==> flow/design.v <==
module Counters_grey(Clr, Clk, Q);
	input Clr;
	input Clk;
	output [3:0] Q;
	reg [3:0] Qtemp;
	reg q0, q1, q2; 
	parameter BoardFreq = 100_000_000; 
	parameter Bits      = 27; 
	reg [Bits-1 : 0 ] count;
	reg 					En1Hz;
	always @(posedge Clk or posedge Clr)
	begin
		if (Clr)
			begin
				count = 0;
				En1Hz = 1'b0;
			end
		else 
			if (count !== BoardFreq - 1)
				begin
				count = count + 1'b1;
				En1Hz = 1'b0;
				end
			else 
				begin
				count = 0;
				En1Hz = 1'b1;
				end
	end
    wire [3:0] Qgray;
   always @(posedge Clk or posedge Clr)
   begin
       if(Clr)
           Qtemp = 4'b0000;
       else if (En1Hz)
           Qtemp = Qtemp + 1'b1;     
   end
   assign Qgray[3] = Qtemp[3];
   assign Qgray[2] = Qtemp[3] ^ Qtemp[2];
   assign Qgray[1] = Qtemp[2] ^ Qtemp[1];
   assign Qgray[0] = Qtemp[1] ^ Qtemp[0];
   assign Q = Qgray; 
endmodule
From RTL to reports: Counters_grey
The steps from the RTL of Counters_grey to its reports follow in flow order.
Line numbers count from 1 in the design file above.
Operators carry their Yosys type and port widths (W data, S select, Z words).
Cell names lack the library's common part.
{"block": "inputs", "design": "Counters_grey", "clock": "Clk", "library": "sky130hd", "corner": "tt_025C_1v80"}

Word-level counts
Counts by Yosys on the flattened word-level netlist (proc, flatten, opt, wreduce; memories kept). Register bits leave out memories and registers merged into their read ports (data or address); mux counts leave out enables and synchronous resets folded into registers. Print and check cells are left out. Cells with the same type and inputs are merged into one.
{"block": "bits", "out_inout_bits": 4, "word_cells": 11, "reg_bits": 32, "inputBits": 2}
{"block": "classes", "n_eq": 1, "bitwise": 3, "n_addsub": 2, "n_mux": 2}
{"block": "op_table", "operator": "$add A27 B1 Y27 const B", "count": 1}
{"block": "op_table", "operator": "$nex A27 B27 Y1 const B", "count": 1}
{"block": "op_table", "operator": "$mux W27", "count": 1}
{"block": "op_table", "operator": "$add A4 B1 Y4 const B", "count": 1}
{"block": "op_table", "operator": "$xor A1 B1 Y1", "count": 3}
{"block": "op_table", "operator": "$mux W1", "count": 1}

Depth
Depth = most cells in a row (Yosys ltp): at word level without a register or memory, in the mapped netlist without a sequential cell, where the memories' decode and read muxes count.
{"block": "logic_depth", "depth_word": 2, "abc_area": 0, "depth_mapped": 6}

Mapped cells and area
Source: synth_stat.txt of the flow (Yosys; design flattened, memories mapped). It holds for the ABC_AREA given above (unset counts as 0); a run with the other value may have another netlist.
{"block": "types", "cell_type": "dfrtp_1", "count": 32, "type_area_um2": 800.768}
{"block": "types", "cell_type": "xnor2_1", "count": 10, "type_area_um2": 87.584}
{"block": "types", "cell_type": "xor2_1", "count": 10, "type_area_um2": 87.584}
{"block": "types", "cell_type": "nand3_1", "count": 12, "type_area_um2": 60.058}
{"block": "types", "cell_type": "nand4_1", "count": 8, "type_area_um2": 50.048}
{"block": "types", "cell_type": "a21oi_1", "count": 9, "type_area_um2": 45.043}
{"block": "types", "cell_type": "nor2_1", "count": 11, "type_area_um2": 41.29}
{"block": "types", "cell_type": "ha_1", "count": 3, "type_area_um2": 37.536}
{"block": "types", "cell_type": "and4_1", "count": 4, "type_area_um2": 35.034}
{"block": "types", "cell_type": "nand2_1", "count": 9, "type_area_um2": 33.782}
{"block": "types", "cell_type": "o31ai_1", "count": 3, "type_area_um2": 22.522}
{"block": "types", "cell_type": "or4_1", "count": 3, "type_area_um2": 22.522}
{"block": "types", "cell_type": "nor4_4", "count": 1, "type_area_um2": 21.27}
{"block": "types", "cell_type": "o21ai_0", "count": 4, "type_area_um2": 20.019}
{"block": "types", "cell_type": "and3_1", "count": 3, "type_area_um2": 18.768}
{"block": "types", "cell_type": "or3_1", "count": 3, "type_area_um2": 18.768}
{"block": "types", "cell_type": "nor4b_1", "count": 2, "type_area_um2": 17.517}
{"block": "types", "cell_type": "buf_2", "count": 3, "type_area_um2": 15.014}
Other cell types: 15; their cells: 20.
{"block": "mapped", "stdcells": 150, "buffers": 5, "area_um2": 1584.0, "ffs": 32}

Worst setup path after synthesis
OpenSTA on the mapped netlist: ideal clock, no wires. The path of least setup slack (recovery checks aside). Input and output delay are each 20% of the period. Register names are those of the netlist, which keeps one name where synthesis merged equal registers.
{"block": "synth_timing", "path_kind": "reg2reg", "start": "register count[0]", "end": "register count[23]", "tclk_ns": 1.6, "stages": 7, "arrival_time_ns": 1.491, "setup_slack_ns": -0.020, "t_required_ns": 1.470, "t_first_pin_ns": 0.000, "path_delay_ns": 1.621, "synth_period_reached_ns": 1.62}
"path_delay_ns" is the arrival time less input delay plus setup time.
"stages" counts driving pins, that of a launching flip-flop among them; a cell with two outputs on the path counts twice.
"synth_period_reached_ns" is the clock period less the worst setup slack; recovery checks do not enter. This is arithmetic on one report: input and output delays are still those of the set period (20% each).
Between the ends stands the longest chain of elaborated cells between them, by number of cells; it is not shown to be the way that was timed. Of several equally long chains one is given.
Each line given opens the expression or statement behind the cell; cells for indexed reads and writes are added by Yosys, which also makes memories of some case tables.
At most two assigning lines are given for a register; there are more.
{"block": "synth_between", "path_cell_list": "dfrtp_1 ha_1 and2_1 nand2_1 nor4_4 buf_6 a21oi_1", "elab_chain_len": 2, "cells_between": 3, "cone_classes": "add/sub: 1; eq/ne: 1; mux: 1"}
{"block": "synth_rtl", "element": "start: declaration", "line_no": 9, "source": "reg [Bits-1 : 0 ] count;"}
{"block": "synth_rtl", "element": "start: assignment", "line_no": 15, "source": "count = 0;"}
{"block": "synth_rtl", "element": "start: assignment", "line_no": 21, "source": "count = count + 1'b1;"}
{"block": "synth_rtl", "element": "$add A27 B1 Y27", "line_no": 21}
{"block": "synth_rtl", "element": "$mux W27", "line_no": 19, "source": "if (count !== BoardFreq - 1)"}
{"block": "synth_rtl", "element": "end: assignment", "line_no": 15}
{"block": "synth_rtl", "element": "end: assignment", "line_no": 21}
{"block": "synth_rtl", "element": "end: declaration", "line_no": 9}

Worst path after layout
Path of least setup slack in the final report of entry A (OpenROAD, finished layout, wires in). Where an end is a register, its clock arrival counts in the times.
{"block": "layout_timing", "path_kind": "reg2reg", "start": "register count[1]", "end": "register count[26]", "stages": 7, "setup_slack_ns": 0.08, "tclk_ns": 1.72, "t_required_ns": 1.93, "t_first_pin_ns": 0.28, "arrival_time_ns": 1.85}
Between the ends stands the longest chain of elaborated cells between them, by number of cells; it is not shown to be the way that was timed. Of several equally long chains one is given.
At most two assigning lines are given for a register; there are more.
{"block": "layout_between", "path_cell_list": "dfrtp_1 ha_2 and2_4 nand4_1 buf_6 or4b_1 a21oi_2", "elab_chain_len": 2, "cells_between": 3, "cone_classes": "add/sub: 1; eq/ne: 1; mux: 1"}
{"block": "layout_rtl", "element": "start: declaration", "line_no": 9, "source": "reg [Bits-1 : 0 ] count;"}
{"block": "layout_rtl", "element": "start: assignment", "line_no": 15, "source": "count = 0;"}
{"block": "layout_rtl", "element": "start: assignment", "line_no": 21, "source": "count = count + 1'b1;"}
{"block": "layout_rtl", "element": "$add A27 B1 Y27", "line_no": 21}
{"block": "layout_rtl", "element": "$mux W27", "line_no": 19, "source": "if (count !== BoardFreq - 1)"}
{"block": "layout_rtl", "element": "end: assignment", "line_no": 15}
{"block": "layout_rtl", "element": "end: assignment", "line_no": 21}
{"block": "layout_rtl", "element": "end: declaration", "line_no": 9}

Wiki page: Counters_grey / flow data

Measured data: module Counters_grey, platform sky130hd, 2 stored runs of the flow under differing settings, order arbitrary. Input and output delays are each 20% of the period that was set; the output load is 0.01 pF.
"period_less_ws_ns": clock period set for the run, less the worst setup slack. It is reckoned from that one timing run; input and output delays stay at 20% of the period that was set.
"fin_power_w" is the tool's figure for a default switching activity; nothing was simulated.

{"run": "entry A", "settings": { "period_ns": 1.72, "CORE_UTILIZATION": 34, "SETUP_SLACK_MARGIN": 0.41, "PLACE_DENSITY": 0.67, "CORE_ASPECT_RATIO": 1.04, "CORE_MARGIN": 7, "CELL_PAD_IN_SITES_GLOBAL_PLACEMENT": 3, "CELL_PAD_IN_SITES_DETAIL_PLACEMENT": 2, "TNS_END_PERCENT": 50, "GPL_ROUTABILITY_DRIVEN": 0, "CTS_CLUSTER_SIZE": 25, "CTS_CLUSTER_DIAMETER": 302, "CAP_MARGIN": 30, "SLEW_MARGIN": 20 }, "results": { "yosys_chip_area_um2": 1584.0, "worstSetupSlack_ns": 0.081, "tns_setup_ns": 0.000, "fin_power_w": 0.001562, "util_pct": 50.4, "layout_stdcell_area_um2": 2269.7, "final_die_area_um2": 6766.1, "period_less_ws_ns": 1.639 }}
{"run": "entry B", "settings": { "period_ns": 1.2, "CORE_UTILIZATION": 43, "PLACE_DENSITY": 0.92, "CORE_ASPECT_RATIO": 1.69, "CELL_PAD_IN_SITES_DETAIL_PLACEMENT": 0, "TNS_END_PERCENT": 20, "CTS_CLUSTER_DIAMETER": 88, "SLEW_MARGIN": 35, "CAP_MARGIN": 20, "CORE_MARGIN": 2 }, "results": { "tns_setup_ns": -9.647, "yosys_chip_area_um2": 1584.0, "period_less_ws_ns": 1.717, "layout_stdcell_area_um2": 2441.1, "worstSetupSlack_ns": -0.517, "final_die_area_um2": 4201.8, "util_pct": 69.7, "fin_power_w": 0.002248 }}
