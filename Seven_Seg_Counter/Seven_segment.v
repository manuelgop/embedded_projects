==> flow/design.v <==
`timescale 1ns / 1ps
module Seven_segment(Clr, Clk, Seg, an);
	input Clk;
	input Clr;
	output [6:0] Seg;
	output [3:0] an;
	reg [3:0] Qtemp;
	parameter BoardFreq = 100_000_000; 
	parameter Bits      = 27; 
	parameter zero = 7'b1000000;
	parameter one = 7'b1111001;
	parameter two = 7'b0100100; 
	parameter three = 7'b0110000;
	parameter four = 7'b0011001;
	parameter five =  7'b0010010;
	parameter six =  7'b0000010;
	parameter seven = 7'b1111000;
	parameter eigth = 7'b0000000; 
	parameter nine =  7'b0010000;
	reg [Bits-1 : 0 ] count;
	reg 					En1Hz;
	reg [6:0]         Seg;
	always @(posedge Clk or posedge Clr)
	begin
		if (Clr)
			begin
				count = 0;
				En1Hz = 1'b0;
			end
		else 
			if (count !== BoardFreq - 1)
				begin
				count = count + 1'b1;
				En1Hz = 1'b0;
				end
			else 
				begin
				count = 0;
				En1Hz = 1'b1;
				end
	end
	always @(posedge Clk or posedge Clr)
	begin
		if(Clr)
			Qtemp = 4'b0000;
		else if (En1Hz)
				if( Qtemp == 4'b1001)
					Qtemp = 4'b0000;
				else
					Qtemp = Qtemp + 1'b1;
	end
		assign an = 4'b1011;
	always@(Qtemp)
	  case (Qtemp)
      4'b0000: begin
                  Seg = zero;  
               end
      4'b0001: begin
                  Seg = one;  
               end
      4'b0010: begin
                  Seg  = two;  
               end
      4'b0011: begin
                  Seg = three;  
               end
      4'b0100: begin
                  Seg = four;  
               end
      4'b0101: begin
                  Seg = five;  
               end
      4'b0110: begin
                  Seg = six;  
               end
      4'b0111: begin
                  Seg = seven;  
               end
      4'b1000: begin
                  Seg = eigth;  
               end
      4'b1001: begin
                  Seg = nine;  
               end
      default: begin
                  Seg = zero;  
               end
   endcase
endmodule
From RTL to reports: Seven_segment
What the tools print for Seven_segment, step after step.
Line numbers count from 1 in the design file above.
Operators carry their Yosys type and port widths (W data, S select, Z words).
Library cell names are shortened.
{ "inputs": {"design": "Seven_segment", "clock": "Clk", "library": "sky130hd", "pvt_corner": "tt_025C_1v80"} }

Word level
Yosys after proc, flatten, opt, wreduce and memory -nomap, before mapping. Enables and synchronous resets that opt folds into registers are not counted as muxes. Memory bits, and registers merged into a memory's read port (data or address), are not among the register bits. Print and check cells are not counted. Equal cells are merged and count once.
Yosys's memory passes give these memory sizes; they may raise the number of words (mostly to a power of two), join words into wider ones and drop unused or constant bits.
{ "word_totals": {"elab_cells": 11, "out_inout_bits": 11, "memories": 1, "register_bits": 32, "input_bits": 2, "romBits": 112} }
{ "memory_table": {"columns": ["memory", "words", "width", "read_ports", "wr", "line_no", "text"], "rows": [
  ["(no name shown)", 16, 7, 1, 0, 54, "case (Qtemp)"]
]} }
{ "classes": {"n_mux": 3, "addsub": 2, "equal": 2} }
{ "op_table": {"columns": ["op", "count"], "rows": [
  ["$add A27 B1 Y27 const B", 1],
  ["$nex A27 B27 Y1 const B", 1],
  ["$mux W27", 1],
  ["$add A4 B1 Y4 const B", 1],
  ["$eq A4 B4 Y1 const B", 1],
  ["$mux W4", 1],
  ["$mux W1", 1]
]} }

Longest topological paths
Depth = most cells in a row (Yosys ltp): at word level without a register or memory, in the mapped netlist without a sequential cell, where the memories' decode and read muxes count.
{ "logic_depth": {"word_depth": 2, "abc_area": 0, "mapped_depth": 6, "depth_no_buf": 5} }

Netlist
Yosys stat after the flow's synthesis: flattened, memories mapped to cells. It holds for the ABC_AREA given above (unset counts as 0); a run with the other value may have another netlist.
Totals and module areas in this step are rounded.
{ "synth_totals": {"cells": 185, "mapped_area_um2": 1769, "buffers": 12, "seqArea_um2": 800.8, "ff_cells": 32} }
{ "types": {"columns": ["type", "count", "type_area_um2"], "rows": [
  ["dfrtp_1", 32, 800.768],
  ["xnor2_1", 10, 87.584],
  ["a21oi_1", 13, 65.062],
  ["ha_1", 5, 62.56],
  ["xor2_1", 7, 61.309],
  ["nand4_1", 9, 56.304],
  ["nor2_1", 15, 56.304],
  ["nand2_1", 14, 52.55],
  ["o31ai_1", 7, 52.55],
  ["or4_1", 7, 52.55],
  ["buf_4", 6, 45.043],
  ["o21ai_0", 8, 40.038],
  ["inv_1", 9, 33.782],
  ["nand3_1", 6, 30.029],
  ["and4_1", 3, 26.275],
  ["and4_2", 2, 20.019],
  ["nand2b_1", 3, 18.768],
  ["clkbuf_1", 4, 15.014]
]} }
Not listed: further types 20, cells in them 25.

Worst setup path after synthesis
Source: OpenSTA report_checks on the synthesized netlist (no wires, ideal clock, input and output delay 20% of the period each), path of least setup slack; recovery checks are left aside. Register names are those of the netlist, which keeps one name where synthesis merged equal registers.
{ "synth_timing": {"path_type": "register to register", "from": "register count[0]", "to": "register count[24]", "path_slack_ns": 0.121, "clock_period_ns": 2.06, "t_first_pin_ns": 0.000, "setup_ns": 0.130, "path_buffers": 1, "delay_ns": 1.940, "t_required_ns": 1.930, "t_arrival_ns": 1.810, "driving_pins": 7, "period_less_setup_slack_ns": 1.939} }
"delay_ns" = arrival - input delay + setup time.
"driving_pins": output pins that drive a net of the path, with the launching flip-flop's if there is one; two outputs of one cell count as two.
"period_less_setup_slack_ns" is the clock period less the worst setup slack; recovery checks do not enter. This is arithmetic on one report: input and output delays are still those of the set period (20% each).
Between the ends stands the longest chain of elaborated cells between them, by number of cells; it is not shown to be the way that was timed. Of several equally long chains one is given.
A line is the first line of the expression or statement that the cell stems from. Yosys adds cells for indexed reads and writes and turns some case tables into memories.
At most two assigning lines are given for a register; there are more.
{ "synth_between": {"cell_sequence": "dfrtp_1 > ha_1 > and4_1 > nand4_1 > nor4_2 > buf_4 > a21oi_1", "elab_chain_cells": 2, "cells_between": 3, "cone_lines": 2, "classes_between": "1 x add/sub; 1 x eq/ne; 1 x mux"} }
{ "synth_rtl": {"columns": ["element", "line_no", "text"], "rows": [
  ["from (decl)", 20, "reg [Bits-1 : 0 ] count;"],
  ["from (assign)", 27, "count = 0;"],
  ["from (assign)", 33, "count = count + 1'b1;"],
  ["$add A27 B1 Y27", 33, null],
  ["$mux W27", 31, "if (count !== BoardFreq - 1)"],
  ["to (assign)", 27, null],
  ["to (assign)", 33, null],
  ["to (decl)", 20, null]
]} }

Worst path after layout
Path of least setup slack in the final report of run 1 (OpenROAD, finished layout, wires in). Where an end is a register, its clock arrival counts in the times.
{ "layout_timing": {"path_type": "register to output", "from": "register Qtemp[0]", "to": "output Seg[3]", "clock_period_ns": 3.46, "path_slack_ns": 0.79, "out_delay_ns": 0.69, "path_buffers": 1, "driving_pins": 6, "t_first_pin_ns": 0.28, "t_arrival_ns": 1.98, "t_required_ns": 2.77} }
Between the ends stands the longest chain of elaborated cells between them, by number of cells; it is not shown to be the way that was timed. Of several equally long chains one is given.
The chain passes a memory read, where the word-level depth is cut; so it can be longer than that depth.
At most two assigning lines are given for a register; there are more.
{ "layout_between": {"cell_sequence": "dfrtp_1 > inv_1 > ha_1 > nand2b_1 > a21oi_1 > clkdlybuf4s50_1", "elab_chain_cells": 1, "cells_between": 1, "cone_lines": 1, "classes_between": "1 x memory"} }
{ "layout_rtl": {"columns": ["element", "line_no", "text"], "rows": [
  ["from (decl)", 7, "reg [3:0] Qtemp;"],
  ["from (assign)", 45, "Qtemp = 4'b0000;"],
  ["from (assign)", 50, "Qtemp = Qtemp + 1'b1;"],
  ["$mem_v2 Z16 W7", 54, "case (Qtemp)"],
  ["to (decl)", 5, "output [6:0] Seg;"]
]} }

Memo
Re: implementation data of Seven_segment

Measured data: module Seven_segment, platform sky130hd, 2 stored runs of the flow under differing settings, order arbitrary. Input and output delays are each 20% of the period that was set; the output load is 0.01 pF.
"clock period achieved" = clock period - worst setup slack. The figure is calculated, with input and output delays left at 20% of the set period.
"time of the worst setup path": the worst setup path's part of the clock period (all of it between registers, 20% less for each end at a port) less its slack. A launch clock that arrives late makes it longer, a capture clock that arrives late makes it shorter.
"overall power" rests on the timing tool's default activity at the inputs, not on a simulated workload.
The measured numbers are rounded.

==> run 1: settings <==
{ "period_ns": 3.46, "CORE_UTILIZATION": 24, "SETUP_SLACK_MARGIN": 0.05, "CORE_MARGIN": 9, "CELL_PAD_IN_SITES_GLOBAL_PLACEMENT": 0, "TNS_END_PERCENT": 25, "CTS_CLUSTER_DIAMETER": 111, "CAP_MARGIN": 20, "SLEW_MARGIN": 20 }
==> run 1: results <==
overall power: 0.0006825 W
clock period achieved: 2.669 ns
time of the worst setup path: 1.98 ns
class of the worst setup path: register to output
chip area in the Yosys report: 1769 um^2
lowest hold slack: 0.479 ns
die footprint: 10790 um^2
utilization after routing: 28.9 %
total negative slack: 0.000 ns
worst setup slack after layout: 0.791 ns
standard-cell area of the final layout: 2016 um^2

==> run 2: settings <==
{ "period_ns": 2.62, "CAP_MARGIN": 20, "CORE_MARGIN": 2, "CORE_UTILIZATION": 40, "SLEW_MARGIN": 20 }
==> run 2: results <==
chip area in the Yosys report: 1769 um^2
lowest hold slack: 0.487 ns
die footprint: 4971 um^2
overall power: 0.0008948 W
worst setup slack after layout: 0.145 ns
total negative slack: 0.000 ns
clock period achieved: 2.475 ns
standard-cell area of the final layout: 1959 um^2
utilization after routing: 45.6 %
time of the worst setup path: 1.95 ns
class of the worst setup path: register to output
