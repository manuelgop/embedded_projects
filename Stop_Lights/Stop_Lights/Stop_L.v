==> flow/design.v <==
`timescale 1ns / 1ps
module FSM_Stoplight(
    input Reset,
    input Clock,
    output [2:0] RGB,
    output [4:0] count_led
    );
    reg [2:0] Data_out_reg;  
    localparam 
        GREEN   = 2'd0,
        YELLOW  = 2'd1, 
        RED     = 2'd2, 
        OFF     = 2'd3;
     reg [4:0]counter ; 
    reg [1:0] pres_state;
    reg [1:0] next_state;
    parameter BoardFreq = 100_000_000;
    parameter Bits      = 27;
    reg [Bits-1:0] count;
    reg            En1Hz;
    assign Disp = 8'b11111110;
    always @(posedge Clock)
    begin
        if (Reset) 
        begin
            count   =   0;
            En1Hz   =   1'b0;
        end
        else
            if(count != BoardFreq-1)
                begin
                  count = count + 1;
                  En1Hz = 1'b0;
                end
            else
                begin
                   count = 0;
                   En1Hz = 1'b1; 
                end
    end
    always @(posedge Clock)
    begin
        if ( Reset )
            begin
            pres_state = OFF;
            end
        else if ( En1Hz )
            begin
            if(pres_state!=next_state)
                begin
                    pres_state = next_state;   
                   counter = 0;
                end
             else 
                counter = counter + 1;
            end  
    end
    always @(*)
    begin
       next_state = pres_state;
       case (pres_state)
            GREEN:
                if(counter == 30)
                begin
                    next_state = YELLOW;
                end
            YELLOW:
                if(counter == 3)
                    begin
                    next_state = RED;
                    end
            RED:
                if(counter == 20)
                    begin
                    next_state = GREEN;
                    end
            OFF: next_state = RED;
            default: next_state = RED;
       endcase     
    end        
    always @(*)
    begin
       case (pres_state)
            GREEN: Data_out_reg = 3'b010;          
            YELLOW: Data_out_reg = 3'b110;  
            RED: Data_out_reg = 3'b100;  
            OFF: Data_out_reg = 3'b000;  
            default: Data_out_reg = 3'b000;  
           endcase     
    end 
    assign RGB = Data_out_reg;
    assign count_led = counter;
endmodule
# From RTL to reports: FSM_Stoplight
# Tool output for the design above, in the order of the flow.
# Lines are those of the file above, counted from 1.
# Cell names lack the library's common part.
# Not given: n/a
# design
design	FSM_Stoplight
clk_port	Clock
library	sky130hd
corner	tt_025C_1v80

# Word-level counts
# Source: Yosys, flattened and elaborated, memories not mapped. Widths are those after wreduce. Registers that Yosys merges into a memory's read port (data or address) are not register bits. Print and check cells do not count. Equal cells are merged and count once.
# word_totals
register_bits	35
# classes
equal	8
reduce_logical	4
muxes	6
add_sub_neg	2
bitwise	2
# ops
cell	count
adder 27 x 1 -> 27 bit (second input constant)	1
inequality test 27 bit (second input constant)	1
case mux 3 bit (select 4 bit)	1
equality test 5 bit (second input constant)	2
case mux 2 bit (select 4 bit)	1
2-to-1 mux 2 bit	3
adder 5 x 1 -> 5 bit (second input constant)	1
equality test 5 x 2 -> 1 bit (second input constant)	1
equality test 2 bit (second input constant)	2
AND reduction 2 bit	2
NOT 1 bit	2
equality test 2 x 1 -> 1 bit (second input constant)	1
inequality test 2 bit	1
zero test 2 bit	1
OR reduction 2 bit	1
2-to-1 mux 1 bit	1

# Depth
# Yosys ltp: most cells in a row. Word level: on the elaborated netlist, between registers, memories and ports. Mapped: between sequential cells and ports; inverters and the memories' decode and read muxes count.
# depth
ltp_word	5
ABC_AREA	0
depth_mapped	6
mapped_depth_nobuf	6

# Synthesis result
# Yosys stat after the flow's synthesis: flattened, memories mapped to cells. It holds for the ABC_AREA given above (unset counts as 0); a run with the other value may have another netlist.
# Totals and module areas in this step are rounded.
# mapped
area_um2	1900
cell_count	210
ffs	35
n_buf	8
seq_area_um2	750
# types
cell_type	count	type_area_um2
dfxtp_1	30	600.576
edfxtp_1	5	150.144
ha_1	8	100.096
xnor2_1	11	96.342
nand3_1	16	80.077
a21oi_1	15	75.072
nor2_1	20	75.072
xor2_1	6	52.55
a211oi_1	6	45.043
nand4_1	7	43.792
nor4_1	7	43.792
inv_1	11	41.29
and3_1	6	37.536
o21ai_0	7	35.034
or3_1	5	31.28
and4_1	3	26.275
nand4b_1	3	26.275
o31ai_1	3	22.522
# Not listed: further types 28, cells in them 41.

# Path before layout
# Path of least setup slack by OpenSTA after synthesis, without wires, with an ideal clock, recovery checks aside; 20% of the period is set as input and as output delay. Where synthesis merged equal registers, the netlist keeps one of their names.
# synth_path
path_type	reg-to-reg
startpoint	register counter[1]
endpoint	register counter[0]
required_time_ns	2.010
launch_ns	0.000
slack_ns	0.476
path_buffers	0
path_delay_ns	1.804
setup_ns	0.270
tclk_ns	2.28
driving_pins	6
t_arrival_ns	1.534
synth_period_reached_ns	1.804
# "path_delay_ns" = arrival - input delay + setup time.
# "driving_pins": output pins that drive a net of the path, with the launching flip-flop's if there is one; two outputs of one cell count as two.
# "synth_period_reached_ns" = period - worst setup slack (recovery checks aside). The figure is calculated, with input and output delays left at 20% of the set period.
# The rows between start and end are the longest chain of elaborated cells between them; the timing report does not say that the signal goes this way. Where chains are equally long, one stands for them.
# Each line given opens the expression or statement behind the cell; cells for indexed reads and writes are added by Yosys, which also makes memories of some case tables.
# synth_between
path_cell_list	edfxtp_1 ha_1 nor4b_1 a2bb2oi_1 a32o_1 a211oi_1
elab_chain_len	4
cone_cells	8
cone_lines	5
# synth_lines
element	line	source
start, declared	14	reg [4:0]counter ;
start, assigned	52	counter = 0;
start, assigned	55	counter = counter + 1;
equality test 5 bit	73	if(counter == 20)
2-to-1 mux 2 bit	73
case mux 2 bit (select 4 bit)	61	case (pres_state)
inequality test 2 bit	49	if(pres_state!=next_state)
end, assigned	52
end, assigned	55
end, declared	14

# Timing after layout
# From the final timing report of run 1: the path of least setup slack in the routed layout; clock arrival at registers is part of the times.
# layout_path
path_type	reg-to-reg
startpoint	register counter[0]
endpoint	register counter[2]
tclk_ns	3.04
required_time_ns	3.14
driving_pins	7
launch_ns	0.35
setup_ns	0.25
slack_ns	0.93
path_buffers	0
t_arrival_ns	2.21
# The rows between start and end are the longest chain of elaborated cells between them; the timing report does not say that the signal goes this way. Where chains are equally long, one stands for them.
# layout_between
path_cell_list	edfxtp_1 inv_1 ha_1 nand4b_1 a2111oi_1 o21bai_2 a211oi_1
elab_chain_len	4
cone_cells	9
cone_lines	6
# layout_lines
element	line	source
start, declared	14	reg [4:0]counter ;
start, assigned	52	counter = 0;
start, assigned	55	counter = counter + 1;
equality test 5 bit	73	if(counter == 20)
2-to-1 mux 2 bit	73
case mux 2 bit (select 4 bit)	61	case (pres_state)
inequality test 2 bit	49	if(pres_state!=next_state)
end, assigned	52
end, assigned	55
end, declared	14

# Measured results for FSM_Stoplight: 2 stored runs of the Yosys and OpenROAD flow on sky130hd. The settings differ; the order carries no meaning. The constraints put input and output delay at 20% of the set period each and load the outputs with 0.01 pF.
# "clock_period_reached_ns" is the run's clock period less its worst setup slack. It is reckoned from that one timing run; input and output delays stay at 20% of the period that was set.
# "worst_setup_path_time_ns" is the time allowed to the run's worst setup path (the clock period less input and output delay, where it has them) less its slack. Clock arrival times count: a late capture clock shortens it, a late launch clock lengthens it.
# "fin_power_w" is the tool's figure for a default switching activity; nothing was simulated.
# Results are given in rounded form.
# Among the settings, - means not set for that run.
run	period_ns	CORE_UTILIZATION	SETUP_SLACK_MARGIN	PLACE_DENSITY_LB_ADDON	ABC_AREA	GPL_TIMING_DRIVEN	GPL_ROUTABILITY_DRIVEN	CTS_CLUSTER_SIZE	CTS_CLUSTER_DIAMETER	SLEW_MARGIN	CAP_MARGIN	CORE_MARGIN	worst_setup_path_time_ns	worst_path_kind	utilization_frac	synth_area_um2	die_um2	setup_ws_ns	stdcell_area_um2	fin_power_w	ws_hold_ns	fin_tns_ns	clock_period_reached_ns
run 1	3.04	63	0.9	0.1	0	1	1	61	182	5	20	2	2.11	reg-to-reg	0.74	1900	3400	0.93	2100	0.00081	0.47	0.000	2.107
run 2	2.7	22	-	0.01	-	-	1	33	-	35	40	5	1.87	reg-to-output	0.26	1900	10000	0.29	2200	0.00096	0.47	0.000	2.413
